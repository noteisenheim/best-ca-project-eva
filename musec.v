==> flow/design.v <==
module musec(input clk, input rb, output buzzer, output [7:0] segs, output [3:0] bits);
	parameter init = 0;
	parameter play = 1;
	reg state;
	reg [32:0] beat_cnt;
	reg [16:0] tone_cnt;
	reg [16:0] tone_value;
	reg buzz;
	reg [16:0] cur;
	reg silence, short, stop;
	reg [7:0] s;
	reg [3:0] b;
	reg [32:0] ctr;
	reg [1:0] st;
	assign buzzer = buzz;
	assign segs = s;
	assign bits = b;
	always @(posedge clk) begin
		ctr = ctr + 1;
		st = ctr[24:23];
		if (st == 2'b00) begin
			s = 8'b00000011;
			b = 4'b0111;
		end
		else if (st == 2'b01) begin
			s = 8'b11100011;
			b = 4'b1011;
		end
		else if (st == 2'b10) begin
			s = 8'b01100001;
			b = 4'b1101;
		end
		else if (st == 2'b11) begin
			s = 8'b01000011;
			b = 4'b1110;
		end
	end
	always @(posedge clk or posedge rb) begin
	if(rb) begin
		state = init;
		buzz=1;
		cur = 0;
		stop = 0;
		end
	else
		case(state)
			init : begin
				silence = 0;
				short = 0;
				beat_cnt = 0;
				tone_cnt = 0;
				buzz = 0;
				state = play;
				if(cur == 0) begin 
					tone_value = 8450;  
				end
				if(cur == 1) begin 
					tone_value = 7595; 
					short = 1;  
				end
				if(cur == 2) begin 
					silence = 1;  
				end
				if(cur == 3) begin 
					tone_value = 7595; 
					short = 1; 
				end
				if(cur == 4) begin 
					tone_value = 8450; 
				end
				if(cur == 5) begin 
					tone_value = 7595; 
					short = 1;  
				end
				if(cur == 6) begin 
					silence = 1;  
				end
				if(cur == 7) begin 
					tone_value = 7595; 
					short = 1; 
				end
				if(cur == 8) begin 
					tone_value = 8450;  
				end
				if(cur == 9) begin 
					tone_value = 7160; 
					short = 1;  
				end
				if(cur == 10) begin 
					silence = 1;  
				end
				if(cur == 11) begin 
					tone_value = 7160; 
					short = 1; 
				end
				if(cur == 12) begin 
					tone_value = 8450;  
				end
				if(cur == 13) begin 
					tone_value = 7160; 
					short = 1;  
				end
				if(cur == 14) begin 
					silence = 1;  
				end
				if(cur == 15) begin 
					tone_value = 7160; 
					short = 1; 
				end
				if(cur == 16) begin 
					tone_value = 8450;  
				end
				if(cur == 17) begin 
					tone_value = 6375; 
					short = 1;  
				end
				if(cur == 18) begin 
					silence = 1;  
				end
				if(cur == 19) begin 
					tone_value = 6375; 
					short = 1; 
				end
				if(cur == 20) begin 
					tone_value = 8450;  
				end
				if(cur == 21) begin 
					tone_value = 6375; 
					short = 1;  
				end
				if(cur == 22) begin 
					silence = 1;  
				end
				if(cur == 23) begin 
					tone_value = 6375; 
					short = 1; 
				end
				if(cur == 24) begin 
					tone_value = 5680; 
					short = 1;  
				end
				if(cur == 25) begin 
					silence = 1;  
				end
				if(cur == 26) begin 
					tone_value = 6375; 
					short = 1;  
				end
				if(cur == 27) begin 
					silence = 1;  
				end
				if(cur == 28) begin 
					tone_value = 7160; 
					short = 1;  
				end
				if(cur == 29) begin 
					silence = 1;  
				end
				if(cur == 30) begin 
					tone_value = 7595; 
					short = 1;  
				end
				if(cur == 31) begin 
					silence = 1; 
					if (!stop) begin 
						cur = 0; 
						stop = 1; 
					end
				end
				if(cur == 32) begin 
					tone_value = 8450;  
				end
				if(cur > 32) begin
					silence = 1;
				end
			end
			play : begin
				if (silence) begin
					beat_cnt = beat_cnt + 1;
					if(beat_cnt == 10000000) begin 
						state = init; 
						cur = cur + 1; 
					end
					buzz = 1;
				end
				else if (short) begin
					beat_cnt = beat_cnt + 1;
					if(beat_cnt == 10000000) begin 
						state = init; 
						cur = cur + 1; 
					end
					tone_cnt = tone_cnt + 1;
					if(tone_cnt == tone_value) begin
						buzz = ~buzz;
						tone_cnt = 0;
					end
				end
				else begin
					beat_cnt = beat_cnt + 1;
					if (beat_cnt == 40000000) begin 
						state = init; 
						cur = cur + 1; 
					end
					tone_cnt = tone_cnt + 1;
					if (tone_cnt == tone_value) begin
						buzz = ~buzz;
						tone_cnt = 0;
					end
				end	
			end
			default : state = init;
		endcase
	end
endmodule
Tool chain data of musec
What the tools print for musec, step after step. Lines are those of the file above, counted from 1. Cell names lack the library's common part. A cell with -- has no value.

Design top: musec. Clock port: clk. Library: sky130hd. Corner: tt_025C_1v80.

Word level
Yosys after proc, flatten, opt, wreduce and memory -nomap, before mapping. Memory bits, and registers merged into a memory's read port (data or address), are not among the register bits. Print and check cells are not counted. Equal cells are merged and count once.

Output and inout port bits: 13. Register bits: 130. Word-level cells: 157. The figure for input bits is 2.

The figure for bitwise operators is 3. Under reduce/logical cells stands 10. $lt $le $gt $ge: 1. For mux-type cells the number is 81. The entry for equal/unequal tests reads 43. The figure for add/subtract/negate cells is 4.

Operator list (count): two-way mux 17 bit (33); equality test 17 x 5 -> 1 bit with constant B (16); equality test 17 x 4 -> 1 bit with constant B (8); equality test 17 x 3 -> 1 bit with constant B (4); case mux 17 bit (select 2 bit) (2); adder 33 x 1 -> 33 bit with constant B (2); case mux 33 bit (select 2 bit) (1); two-way mux 1 bit (37); adder 17 x 1 -> 17 bit with constant B (2); equality test 17 x 2 -> 1 bit with constant B (2); equality test 33 x 24 -> 1 bit with constant B (1); equality test 33 x 26 -> 1 bit with constant B (1); inequality test 24 bit with constant B (1); two-way mux 8 bit (3); equality test 17 x 1 -> 1 bit with constant B (1); equality test 17 bit (1); greater-than comparator 17 x 6 -> 1 bit with constant B (1); equality test 17 x 6 -> 1 bit with constant B (1); logical NOT 17 bit (1); two-way mux 4 bit (3); AND reduction 2 bit (3); equality test 2 bit with constant B (2); inequality test 2 bit with constant B (2); inequality test 4 x 1 -> 1 bit with constant B (1); case mux 1 bit (select 2 bit) (2); NOT 1 bit (3); inequality test 3 x 1 -> 1 bit with constant B (1); AND reduction 3 bit (1).

Other operator kinds: 6; their cells: 6.

Logic depth
Yosys ltp: most cells in a row. Word level: on the elaborated netlist, between registers, memories and ports. Mapped: between sequential cells and ports; inverters and the memories' decode and read muxes count.

The figure for depth after elaboration is 25. For ABC_AREA the number is 0. Mapped depth: 13. The figure for depth with buffers taken out is 12.

Netlist
Yosys stat after the flow's synthesis: flattened, memories mapped to cells. It holds for the ABC_AREA given above (unset counts as 0); a run with the other value may have another netlist.

Cell types: edfxtp_1 (count 63, area in all 1.89E+03 um^2); dfxtp_1 (count 33, area in all 660.634 um^2); dfrtp_1 (count 19, area in all 475.456 um^2); xor2_1 (count 47, area in all 411.645 um^2); xnor2_1 (count 39, area in all 341.578 um^2); nor2_1 (count 81, area in all 304.042 um^2); nand3_1 (count 44, area in all 220.211 um^2); ha_1 (count 14, area in all 175.168 um^2); nand2_1 (count 45, area in all 168.912 um^2); nand4_1 (count 27, area in all 168.912 um^2); o21ai_0 (count 24, area in all 120.115 um^2); nor3_1 (count 23, area in all 115.11 um^2); a21oi_1 (count 21, area in all 105.101 um^2); inv_1 (count 27, area in all 101.347 um^2); and3_1 (count 15, area in all 93.84 um^2); or4_1 (count 11, area in all 82.579 um^2); nor4_1 (count 13, area in all 81.328 um^2); or3_1 (count 12, area in all 75.072 um^2).

Other cell types: 46; their cells: 129.

Mapped flip-flops: 116. Under mapped area stands 6585.1 um^2. The figure for area of sequential cells is 3054.2 um^2. The figure for mapped cells is 687. Under buffer cells stands 28.

Worst setup path after synthesis
Source: OpenSTA report_checks on the synthesized netlist (no wires, ideal clock, input and output delay 20% of the period each), path of least setup slack; recovery checks are left aside. Register names are those of the netlist, which keeps one name where synthesis merged equal registers.

Kind: register to register. Start point: register beat_cnt[0]. End point: register cur[4]. For data required time the number is 3.055 ns. The figure for clock period is 3.19 ns. The entry for time at the first pin reads 0.000 ns. Under setup time stands 0.135 ns. The figure for arrival is 3.050 ns. The entry for setup slack reads 0.005 ns. For path buffers the number is 2. For stages the number is 12. The figure for delay of the path is 3.185 ns. Synthesis period reached: 3.185 ns.

"delay of the path" is the arrival time less input delay plus setup time. "stages": output pins that drive a net of the path, with the launching flip-flop's if there is one; two outputs of one cell count as two. "synthesis period reached" is the clock period less the worst setup slack; recovery checks do not enter. This is arithmetic on one report: input and output delays are still those of the set period (20% each). The rows between start and end are the longest chain of elaborated cells between them; the timing report does not say that the signal goes this way. Where chains are equally long, one stands for them. Each line given opens the expression or statement behind the cell; cells for indexed reads and writes are added by Yosys, which also makes memories of some case tables. At most two assigning lines are given for a register; there are more.

Cells stage by stage: edfxtp_1 ha_1 nand4_2 or4_1 or3_4 a221oi_2 nand4_1 a211o_1 buf_6 buf_2 o211ai_1 o31ai_1. The figure for length of the longest elaborated chain is 6. Under elaborated cells between the ends (all ways) stands 9. Classes of those cells: 1 x add/sub; 3 x eq/ne; 5 x mux.

Ends and longest elaborated chain, after synthesis: start: declaration (RTL line 5) `reg [32:0] beat_cnt;`; start: assignment (RTL line 179) `beat_cnt = beat_cnt + 1;`; start: assignment (RTL line 187) `beat_cnt = beat_cnt + 1;`; adder 33 x 1 -> 33 bit (RTL line 199) `beat_cnt = beat_cnt + 1;`; equality test 33 x 26 -> 1 bit (RTL line 200) `if (beat_cnt == 40000000) begin`; two-way mux 17 bit (RTL line 200); two-way mux 17 bit (RTL line 186) `else if (short) begin`; two-way mux 17 bit (RTL line 178) `if (silence) begin`; case mux 17 bit (select 2 bit) (RTL line 46) `case(state)`; end: assignment (RTL line 182) `cur = cur + 1;`; end: assignment (RTL line 190) `cur = cur + 1;`; end: declaration (RTL line 9) `reg [16:0] cur;`.

Worst path after layout
From the final timing report of entry A: the path of least setup slack in the routed layout; clock arrival at registers is part of the times.

Kind: register to register. Start point: register beat_cnt[1]. End point: register cur[16]. The figure for clock period is 2.35 ns. The entry for setup slack reads -1.41 ns. The entry for time at the first pin reads 0.45 ns. For stages the number is 14. Under setup time stands 0.11 ns. The figure for arrival is 4.11 ns. For data required time the number is 2.70 ns. For path buffers the number is 4.

The rows between start and end are the longest chain of elaborated cells between them; the timing report does not say that the signal goes this way. Where chains are equally long, one stands for them. At most two assigning lines are given for a register; there are more.

Cells stage by stage: edfxtp_1 ha_4 buf_4 buf_4 a31oi_1 a21oi_1 o32ai_1 o211ai_1 or4_4 a211o_4 buf_8 buf_12 nor4_4 xor2_1. The figure for length of the longest elaborated chain is 6. Under elaborated cells between the ends (all ways) stands 9. Classes of those cells: 1 x add/sub; 3 x eq/ne; 5 x mux.

Ends and longest elaborated chain, post-layout: start: declaration (RTL line 5) `reg [32:0] beat_cnt;`; start: assignment (RTL line 179) `beat_cnt = beat_cnt + 1;`; start: assignment (RTL line 187) `beat_cnt = beat_cnt + 1;`; adder 33 x 1 -> 33 bit (RTL line 199) `beat_cnt = beat_cnt + 1;`; equality test 33 x 26 -> 1 bit (RTL line 200) `if (beat_cnt == 40000000) begin`; two-way mux 17 bit (RTL line 200); two-way mux 17 bit (RTL line 186) `else if (short) begin`; two-way mux 17 bit (RTL line 178) `if (silence) begin`; case mux 17 bit (select 2 bit) (RTL line 46) `case(state)`; end: assignment (RTL line 182) `cur = cur + 1;`; end: assignment (RTL line 190) `cur = cur + 1;`; end: declaration (RTL line 9) `reg [16:0] cur;`.

Subject: flow runs of musec

Hi,

musec through Yosys and OpenROAD on sky130hd: 2 stored runs, unordered, with their settings and measured results. The constraints put input and output delay at 20% of the set period each and load the outputs with 0.01 pF. "clock period achieved" means the clock period less the worst setup slack. The figure is calculated, with input and output delays left at 20% of the set period. "critical path time" = time allowed to the worst setup path (clock period - input delay - output delay, where it has them) - its slack; a late launch clock adds to it, a late capture clock takes from it. "total power of the final layout": no workload was simulated; the value follows from the tool's default switching activity.

Entry A has these settings: period_ns 2.35; CORE_UTILIZATION 32; PLACE_DENSITY_LB_ADDON 0.24; HOLD_SLACK_MARGIN 0.15; CELL_PAD_IN_SITES_DETAIL_PLACEMENT 2; TNS_END_PERCENT 65; ABC_AREA 0; GPL_TIMING_DRIVEN 0; CTS_CLUSTER_SIZE 82; CTS_CLUSTER_DIAMETER 381; SLEW_MARGIN 35; MAX_ROUTING_LAYER met5; CAP_MARGIN 20; CORE_MARGIN 2. The lowest setup slack stands at -1.413 ns. The final utilization stands at 46.5%. The worst hold slack after layout comes to 0.466 ns. The total power of the final layout comes to 5.695 mW. The critical path time stands at 3.76 ns. Critical path type: register to register. The measured standard-cell area after layout is 9,406.5 um^2. The area inside the die boundary comes to 21,741.5 um^2. The total negative slack on setup checks comes to -37.280 ns. The netlist area reported by Yosys reads 6,585.1 um^2. The clock period achieved is 3.763 ns.

Entry B has these settings: period_ns 3.22; CAP_MARGIN 20; CORE_MARGIN 2; CORE_UTILIZATION 40; SLEW_MARGIN 20. The lowest setup slack stands at 0.087 ns. The final utilization stands at 50.3%. The worst hold slack after layout comes to 0.442 ns. The total power of the final layout comes to 3.731 mW. The critical path time stands at 3.13 ns. Critical path type: register to register. The measured standard-cell area after layout is 8,054.0 um^2. The area inside the die boundary comes to 17,504.6 um^2. The total negative slack on setup checks comes to 0.000 ns. The netlist area reported by Yosys reads 6,585.1 um^2. The clock period achieved is 3.133 ns.

Regards
